==> flow/design.v <==
module clock_(clk, clk_, period);
	input clk;
	input[15:0] period;
	output reg clk_;
	reg[31:0] counter, p;
	initial begin 
		counter = 0;
		clk_ = 0;
		p = 0;
	end
	always@(posedge clk) begin
		if(!p) p <= 25000 * period;
		else if(counter >= p) begin
			counter <= 0;
			clk_ <= ~clk_;
		end
		else
			counter <= counter + 1;
	end
endmodule
Step by step through the tools: clock_

Tool output for the design above, in the order of the flow.
Line numbers count from 1 in the design file above.
Operators: Yosys type, input widths -> output width; for muxes data width and select width s.
Library cell names are shortened.
A cell with -- has no value.

Top: clock_
Clock input: clk
Standard-cell library: sky130hd
Corner: tt_025C_1v80

Word level

Yosys after proc, flatten, opt, wreduce and memory -nomap, before mapping. Enables and synchronous resets that opt folds into registers are not counted as muxes. Memory bits, and registers merged into a memory's read port (data or address), are not among the register bits. Print and check cells are not counted. Equal cells are merged and count once.

Add/sub/neg operators: 1
Multiply operators: 1
Order comparisons: 1
Bitwise gates (word level): 2
Reduce/logical cells: 2

Operators with widths:

| operator               | number |
| $mul 12x16->28 const A | 1 |
| $add 32x1->32 const B  | 1 |
| $ge 32x32->1           | 1 |
| $logic_not 32->1       | 1 |
| $not 1->1              | 2 |
| $reduce_and 2->1       | 1 |

Register bits after elaboration: 62
Input port bits: 17
Output and inout port bits: 1
Elaborated cells: 10

Longest topological paths

Depth = most cells in a row (Yosys ltp): at word level without a register or memory, in the mapped netlist without a sequential cell, where the memories' decode and read muxes count.

Depth after elaboration: 3
ABC_AREA: 0
Gate-level depth with buffers: 17
Depth with buffers taken out: 16

Netlist

The flow's flattened synthesis, as Yosys stat reports it; memories are mapped. The netlist is that of the ABC_AREA named above (0 if unset); the other value can give another one.

Cells by type:

| type     | number | total area (um2) |
| edfxtp_1 | 61     | 1.83E+03 |
| ha_1     | 142    | 1.78E+03 |
| fa_1     | 36     | 720.691 |
| inv_1    | 132    | 495.475 |
| xor2_1   | 30     | 262.752 |
| xnor2_1  | 29     | 253.994 |
| nor2_1   | 48     | 180.173 |
| a21oi_1  | 33     | 165.158 |
| nand2_1  | 31     | 116.362 |
| a21o_1   | 15     | 112.608 |
| nand3_1  | 16     | 80.077 |
| nand4_1  | 12     | 75.072 |
| and3_1   | 11     | 68.816 |
| o21ai_0  | 13     | 65.062 |
| nor4_1   | 9      | 56.304 |
| a211oi_1 | 6      | 45.043 |
| a31o_2   | 5      | 43.792 |
| nor2b_1  | 6      | 37.536 |

Not listed: further types 37, cells in them 62.

Mapped cells: 697
Mapped area: 6881.6 um2
Sequential part of the area: 1831.8 um2
Flip-flops: 61
Buffers: 8

Timing after synthesis

Source: OpenSTA report_checks on the synthesized netlist (no wires, ideal clock, input and output delay 20% of the period each), path of least setup slack; recovery checks are left aside. Register names are those of the netlist, which keeps one name where synthesis merged equal registers.

Path kind: input to register
Start point: in period[7]
End point: reg p[26]
Clock period: 7.32 ns
Input delay: 1.464 ns
Setup time: 0.265 ns
Launch time at the first pin: 1.464 ns
Data arrival time: 5.290 ns
Required time: 7.055 ns
Slack: 1.765 ns
Delay of the path: 4.091 ns
Stages: 17
Buffers on the path: 2
Synthesis period reached: 5.555 ns

"delay of the path" = arrival - input delay + setup time.
"stages" counts driving pins, that of a launching flip-flop among them; a cell with two outputs on the path counts twice.
"synthesis period reached" is the clock period less the worst setup slack; recovery checks do not enter. This is arithmetic on one report: input and output delays are still those of the set period (20% each).
The rows between start and end are the longest chain of elaborated cells between them; the timing report does not say that the signal goes this way. Where chains are equally long, one stands for them.
Each line given opens the expression or statement behind the cell; cells for indexed reads and writes are added by Yosys, which also makes memories of some case tables.

Cells stage by stage: ha_1 -> ha_1 -> inv_1 -> fa_1 -> inv_1 -> fa_1 -> inv_1 -> fa_1 -> inv_1 -> ha_1 -> clkbuf_2 -> and3_1 -> clkbuf_1 -> a31o_2 -> a311oi_1 -> nor2_1 -> xor2_1
Length of the longest elaborated chain: 1
Elaborated cells between the ends (all ways): 1
RTL lines with such cells: 1
Classes of those cells: mul: 1

RTL lines, path after synthesis:

| item            | line | source |
| start, declared | 3    | `input[15:0] period;` |
| $mul 12x16->28  | 12   | `if(!p) p <= 25000 * period;` |
| end, assigned   | 12   |  |
| end, declared   | 5    | `reg[31:0] counter, p;` |

Path in the finished layout

Path of least setup slack in the final report of flow run 1 (OpenROAD, finished layout, wires in). Where an end is a register, its clock arrival counts in the times.

Path kind: input to register
Start point: in period[12]
End point: reg p[29]
Clock period: 5.83 ns
Input delay: 1.17 ns
Setup time: 0.18 ns
Launch time at the first pin: 1.17 ns
Data arrival time: 5.67 ns
Required time: 5.98 ns
Slack: 0.31 ns
Stages: 17
Buffers on the path: 2

The rows between start and end are the longest chain of elaborated cells between them; the timing report does not say that the signal goes this way. Where chains are equally long, one stands for them.

Cells stage by stage: clkdlybuf4s50_1 -> ha_1 -> ha_1 -> inv_1 -> fa_1 -> inv_1 -> fa_1 -> inv_1 -> fa_1 -> inv_1 -> ha_1 -> a21oi_1 -> o21ai_0 -> a311oi_1 -> buf_4 -> o221ai_1 -> nor3b_1
Length of the longest elaborated chain: 1
Elaborated cells between the ends (all ways): 1
RTL lines with such cells: 1
Classes of those cells: mul: 1

RTL lines, path post-layout:

| item            | line | source |
| start, declared | 3    | `input[15:0] period;` |
| $mul 12x16->28  | 12   | `if(!p) p <= 25000 * period;` |
| end, assigned   | 12   |  |
| end, declared   | 5    | `reg[31:0] counter, p;` |

## Implementation results

clock_ through Yosys and OpenROAD on sky130hd: 2 stored runs, unordered, with their settings and measured results. The constraints put input and output delay at 20% of the set period each and load the outputs with 0.01 pF.
"clock period reached" = clock period - worst setup slack. The figure is calculated, with input and output delays left at 20% of the set period.
"allowed time less slack (worst setup path)" is the time allowed to the run's worst setup path (the clock period less input and output delay, where it has them) less its slack. Clock arrival times count: a late capture clock shortens it, a late launch clock lengthens it.
A setting shown as . is not set for that run.
A result given as . is not shown for that run.

| item                                            | flow run 1        | flow run 2 |
| period_ns                                       | 5.83              | 6.31       |
| CORE_UTILIZATION                                | 30                | 65         |
| CORE_MARGIN                                     | 5                 | 10         |
| CELL_PAD_IN_SITES_GLOBAL_PLACEMENT              | 2                 | 0          |
| CELL_PAD_IN_SITES_DETAIL_PLACEMENT              | 1                 | 2          |
| TNS_END_PERCENT                                 | 60                | 100        |
| GPL_ROUTABILITY_DRIVEN                          | 0                 | .          |
| CTS_CLUSTER_DIAMETER                            | 146               | .          |
| CAP_MARGIN                                      | 15                | 40         |
| MIN_ROUTING_LAYER                               | met2              | .          |
| MAX_ROUTING_LAYER                               | met4              | .          |
| SLEW_MARGIN                                     | 20                | 20         |
| PLACE_DENSITY_LB_ADDON                          | .                 | 0.18       |
| HOLD_SLACK_MARGIN                               | .                 | 0.05       |
| CTS_CLUSTER_SIZE                                | .                 | 56         |
| standard-cell area after routing (um2)          | 8007.7            | .          |
| setup slack of the critical path (ns)           | 0.311             | .          |
| die outline area (um2)                          | 26067.7           | .          |
| Yosys chip area after synthesis (um2)           | 6881.6            | .          |
| smallest hold slack (ns)                        | 0.540             | .          |
| clock period reached (ns)                       | 5.519             | .          |
| total negative slack (ns)                       | 0.000             | .          |
| allowed time less slack (worst setup path) (ns) | 4.35              | .          |
| worst setup path type                           | input to register | .          |

Flow run 2: no final report: placement broke off with a tool error
